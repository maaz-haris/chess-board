==> flow/design.v <==
module matrix_scanner (
    input wire clk,               
    input wire rst,               
    input wire [7:0] col_in,      
    output reg [2:0] row_sel,     
    output reg row_en,            
    output reg [63:0] sensor_state  
);
    reg [16:0] clk_div;           
    reg scan_en;                  
    integer i;                    
    always @(posedge clk or posedge rst) begin
        if (rst) begin
            clk_div <= 0;
            scan_en <= 0;
        end else begin
            clk_div <= clk_div + 1;
            if (clk_div == 17'd124999) begin  
                clk_div <= 0;
                scan_en <= 1;  
            end else begin
                scan_en <= 0;
            end
        end
    end
    always @(posedge clk or posedge rst) begin
        if (rst) begin
            row_sel <= 0;           
            row_en <= 0;            
            sensor_state <= 64'b0;
        end else begin
            row_en <= 0;            
            if (scan_en) begin
                sensor_state[row_sel * 8 +: 8] <= ~col_in;  
                row_sel <= row_sel + 1;
                if (row_sel == 3'd7) begin
                    row_sel <= 0;  
                end
            end
        end
    end
endmodule
module top_module_initial (
    input wire clk,               
    input wire rst,               
    input wire [7:0] col_in,      
    output wire [2:0] row_addr,   
    output wire row_addr_en,      
    output wire [255:0] piece_values,  
    output wire [63:0] sensor_state    
);
    wire [2:0] internal_row_sel;
    wire internal_row_en;
    wire [63:0] internal_sensor_state;
    reg [2:0] row_addr_reg;
    reg row_addr_en_reg;
    reg [63:0] sensor_state_reg;
    assign row_addr = row_addr_reg;
    assign row_addr_en = row_addr_en_reg;
    assign sensor_state = sensor_state_reg;
    matrix_scanner scanner (
        .clk(clk),
        .rst(rst),
        .col_in(col_in),
        .row_sel(internal_row_sel),
        .row_en(internal_row_en),
        .sensor_state(internal_sensor_state)
    );
    always @(posedge clk or posedge rst) begin
        if (rst) begin
            row_addr_reg <= 3'b000;
            row_addr_en_reg <= 1'b1;   
            sensor_state_reg <= 64'b0;
        end else begin
            row_addr_reg <= internal_row_sel;
            row_addr_en_reg <= internal_row_en;   
            sensor_state_reg <= internal_sensor_state;
        end
    end
    piece_value_converter converter (
        .clk(clk),
        .rst(rst),
        .sensor_state(internal_sensor_state),
        .piece_values(piece_values)
    );
endmodule
`timescale 1ns / 1ps
module piece_value_converter (
    input wire clk,               
    input wire rst,               
    input wire [63:0] sensor_state,  
    output wire [255:0] piece_values  
);
    reg signed [3:0] piece_values_internal [0:7][0:7];
    integer row, col;  
    genvar i, j;
    generate
        for (i = 0; i < 8; i = i + 1) begin : row_gen
            for (j = 0; j < 8; j = j + 1) begin : col_gen
                assign piece_values[(i * 8 + j) * 4 + 3 : (i * 8 + j) * 4] = piece_values_internal[i][j];
            end
        end
    endgenerate
    always @(posedge clk or posedge rst) begin
        if (rst) begin
            for (row = 0; row < 8; row = row + 1) begin
                for (col = 0; col < 8; col = col + 1) begin
                    piece_values_internal[row][col] <= 4'd0;
                end
            end
        end else begin
            for (row = 0; row < 8; row = row + 1) begin
                for (col = 0; col < 8; col = col + 1) begin
                    if (sensor_state[row * 8 + col]) begin
                        if (row == 0) begin
                            case (col)
                                0, 7: piece_values_internal[row][col] <= -4;     
                                1, 6: piece_values_internal[row][col] <= -5;     
                                2, 5: piece_values_internal[row][col] <= -6;     
                                3:    piece_values_internal[row][col] <= -3;     
                                4:    piece_values_internal[row][col] <= -2;     
                                default: piece_values_internal[row][col] <= 4'd0;
                            endcase
                        end else if (row == 1) begin
                            piece_values_internal[row][col] <= -1;               
                        end
                        else if (row == 6) begin
                            piece_values_internal[row][col] <= 1;                
                        end else if (row == 7) begin
                            case (col)
                                0, 7: piece_values_internal[row][col] <= 4;      
                                1, 6: piece_values_internal[row][col] <= 5;      
                                2, 5: piece_values_internal[row][col] <= 6;      
                                3:    piece_values_internal[row][col] <= 3;      
                                4:    piece_values_internal[row][col] <= 2;      
                                default: piece_values_internal[row][col] <= 4'd0;
                            endcase
                        end
                    end else begin
                        piece_values_internal[row][col] <= 4'd0;                 
                    end
                end
            end
        end
    end
endmodule
# Step by step through the tools: top_module_initial
# What the tools print for top_module_initial, step after step.
# Line numbers count from 1 in the design file above.
# Operators carry their Yosys type and port widths (W data, S select, Z words).
# Library cell names are shortened.
# The mark - stands for no value.
# inputs
top_module	top_module_initial
clock	clk
cell_library	sky130hd
pvt_corner	tt_025C_1v80

# Word level
# Counts by Yosys on the flattened word-level netlist (proc, flatten, opt, wreduce). Print and check cells are left out. Cells with the same type and inputs are merged into one.
# op_classes
add_sub_neg	3
mul	0
div_mod_pow	0
n_cmp	0
n_eq	2
shifts	2
mux	35
logic	4
n_reduce_logical	0
# ops
op	count
$and A64 B64 Y64	1
$or A64 B64 Y64	1
$not A64 Y64	1
$shift A8 B33 Y64	1
$shift A8 B33 Y64 const A	1
$mux W4	16
$neg A6 Y33	1
$mux W3	7
$add A17 B1 Y17 const B	1
$eq A17 B17 Y1 const B	1
$mux W17	1
$mux W1	9
$not A8 Y8	1
$mux W2	2
$add A3 B1 Y3 const B	1
$eq A3 B3 Y1 const B	1
# bits
regBits	281
latchBits	0
mem_bits_rw	0
rom_bits	0
clocked_rd_ports_x_width	0
n_memories	0

# Longest topological paths
# Depth = most cells in a row (Yosys ltp): at word level without a register or memory, in the mapped netlist without a sequential cell, where the memories' decode and read muxes count.
# depth
word_depth	5
ABC_AREA	0
depth_mapped	9

# After synthesis
# Source: synth_stat.txt of the flow (Yosys; design flattened, memories mapped). It holds for the ABC_AREA given above (unset counts as 0); a run with the other value may have another netlist.
# Totals and module areas in this step are rounded.
# by_type
type	count	type_area_um2
dfrtp_1	152	3.8E+03
buf_4	256	1.92E+03
o2bb2ai_1	32	280.269
a22o_1	24	210.202
ha_1	10	125.12
nor2_1	23	86.333
nand2_1	20	75.072
xor2_1	8	70.067
nand3_1	9	45.043
o21ai_0	9	45.043
or2_2	7	43.792
xnor2_1	5	43.792
and3_1	6	37.536
nand4_1	6	37.536
inv_1	9	33.782
clkbuf_1	8	30.029
dfstp_2	1	26.275
mux2_2	2	22.522
# Not listed: further types 15, cells in them 18.
# synth_totals
stdcells	605
mapped_area_um2	7100
sequential_area_um2	3800
flip_flops	153
# The figures by module come from a second, unflattened synthesis with its own total; it is not the netlist above.
# unflattened
cells_unflattened	610
hier_area_um2	7700
# Rows give one instance, submodules left out.
# by_module
mod	instances	cells	area_um2
matrix_scanner	1	275	3500
piece_value_converter	1	266	2500
top_module_initial	1	69	1700

# Worst setup path after synthesis
# Source: OpenSTA report_checks on the synthesized netlist (no wires, ideal clock, input and output delay 20% of the period each), path of least setup slack; recovery checks are left aside. Register names are those of the netlist, which keeps one name where synthesis merged equal registers.
# synth_timing
kind	flip-flop to flip-flop
startpoint	register scanner.row_sel[0]
endpoint	register scanner.sensor_state[56]
tclk_ns	2.34
setup_ns	0.066
t_first_pin_ns	0.000
t_arrival_ns	2.012
required_time_ns	2.274
slack_ns	0.262
path_delay_ns	2.078
driving_pins	10
path_buffers	2
period_less_setup_slack_ns	2.078
# "path_delay_ns" = arrival - input delay + setup time.
# "driving_pins": output pins that drive a net of the path, with the launching flip-flop's if there is one; two outputs of one cell count as two.
# "period_less_setup_slack_ns" = period - worst setup slack (recovery checks aside). The figure is calculated, with input and output delays left at 20% of the set period.
# Between the ends stands the longest chain of elaborated cells between them, by number of cells; it is not shown to be the way that was timed. Of several equally long chains one is given.
# A line is the first line of the expression or statement that the cell stems from. Yosys adds cells for indexed reads and writes and turns some case tables into memories.
# At most two assigning lines are given for a register; there are more.
# Where a signal picks the word or bit written, the line may be left out of the assigning lines.
# synth_via
path_cell_list	dfrtp_1 inv_1 ha_1 ha_1 nor2b_1 and2_1 clkbuf_1 and3_1 clkbuf_1 a22o_1
elab_chain_cells	5
cells_between	6
cone_lines	1
cone_classes	1 x add/sub; 2 x shift; 3 x logic
# synth_rtl
item	line	rtl
start: declaration	5	output reg [2:0] row_sel,
start: assignment	28	row_sel <= 0;
start: assignment	35	row_sel <= row_sel + 1;
$neg A6 Y33	34	sensor_state[row_sel * 8 +: 8] <= ~col_in;
$shift A8 B33 Y64	34
$not A64 Y64	34
$and A64 B64 Y64	34
$or A64 B64 Y64	34
end: assignment	30	sensor_state <= 64'b0;
end: declaration	7	output reg [63:0] sensor_state

# Path in the finished layout
# From the final timing report of entry B: the path of least setup slack in the routed layout; clock arrival at registers is part of the times.
# layout_timing
kind	flip-flop to flip-flop
startpoint	register scanner.row_sel[0]
endpoint	register scanner.sensor_state[7]
tclk_ns	3.38
setup_ns	0.11
t_first_pin_ns	0.41
t_arrival_ns	2.65
required_time_ns	3.68
slack_ns	1.03
driving_pins	8
path_buffers	0
# Between the ends stands the longest chain of elaborated cells between them, by number of cells; it is not shown to be the way that was timed. Of several equally long chains one is given.
# At most two assigning lines are given for a register; there are more.
# Where a signal picks the word or bit written, the line may be left out of the assigning lines.
# layout_via
path_cell_list	dfrtp_1 inv_1 ha_1 ha_1 inv_1 ha_1 or2_2 o21ai_0
elab_chain_cells	5
cells_between	6
cone_lines	1
cone_classes	1 x add/sub; 2 x shift; 3 x logic
# layout_rtl
item	line	rtl
start: declaration	5	output reg [2:0] row_sel,
start: assignment	28	row_sel <= 0;
start: assignment	35	row_sel <= row_sel + 1;
$neg A6 Y33	34	sensor_state[row_sel * 8 +: 8] <= ~col_in;
$shift A8 B33 Y64	34
$not A64 Y64	34
$and A64 B64 Y64	34
$or A64 B64 Y64	34
end: assignment	30	sensor_state <= 64'b0;
end: declaration	7	output reg [63:0] sensor_state

# Measured data: module top_module_initial, platform sky130hd, 2 stored runs of the flow under differing settings, order arbitrary. Input and output delays are each 20% of the period that was set; the output load is 0.01 pF.
# "clock_period_reached_ns" is the run's clock period less its worst setup slack. It is reckoned from that one timing run; input and output delays stay at 20% of the period that was set.
# "timing.worst_path_ns": the worst setup path's part of the clock period (all of it between registers, 20% less for each end at a port) less its slack. A launch clock that arrives late makes it longer, a capture clock that arrives late makes it shorter.
# "fin_power_w" rests on the timing tool's default activity at the inputs, not on a simulated workload.
# The measured numbers are rounded.
# Settings: n/a = not set for that run.
# Results: n/a = not shown.
setting or result,entry A,entry B
period_ns,3.59,3.38
CORE_UTILIZATION,57,36
SETUP_SLACK_MARGIN,0.42,n/a
PLACE_DENSITY_LB_ADDON,0.24,0.19
CORE_MARGIN,4,2
CELL_PAD_IN_SITES_GLOBAL_PLACEMENT,3,n/a
GPL_TIMING_DRIVEN,0,n/a
CTS_CLUSTER_DIAMETER,349,n/a
CAP_MARGIN,5,20
SLEW_MARGIN,20,20
CORE_ASPECT_RATIO,n/a,0.64
TNS_END_PERCENT,n/a,75
CTS_CLUSTER_SIZE,n/a,30
ys_area_um2,n/a,7100
total_die_area_um2,n/a,21000
finalCellArea_um2,n/a,8300
util_frac,n/a,0.43
timing.setup.ws_ns,n/a,1.0
total_negative_slack_ns,n/a,0.000
worst_hold_slack_ns,n/a,0.38
fin_power_w,n/a,0.004
clock_period_reached_ns,n/a,2.350
timing.worst_path_ns,n/a,2.35
worstPathKind,n/a,flip-flop to flip-flop
# Entry A: did not finish, placement stopped with FLW-0024
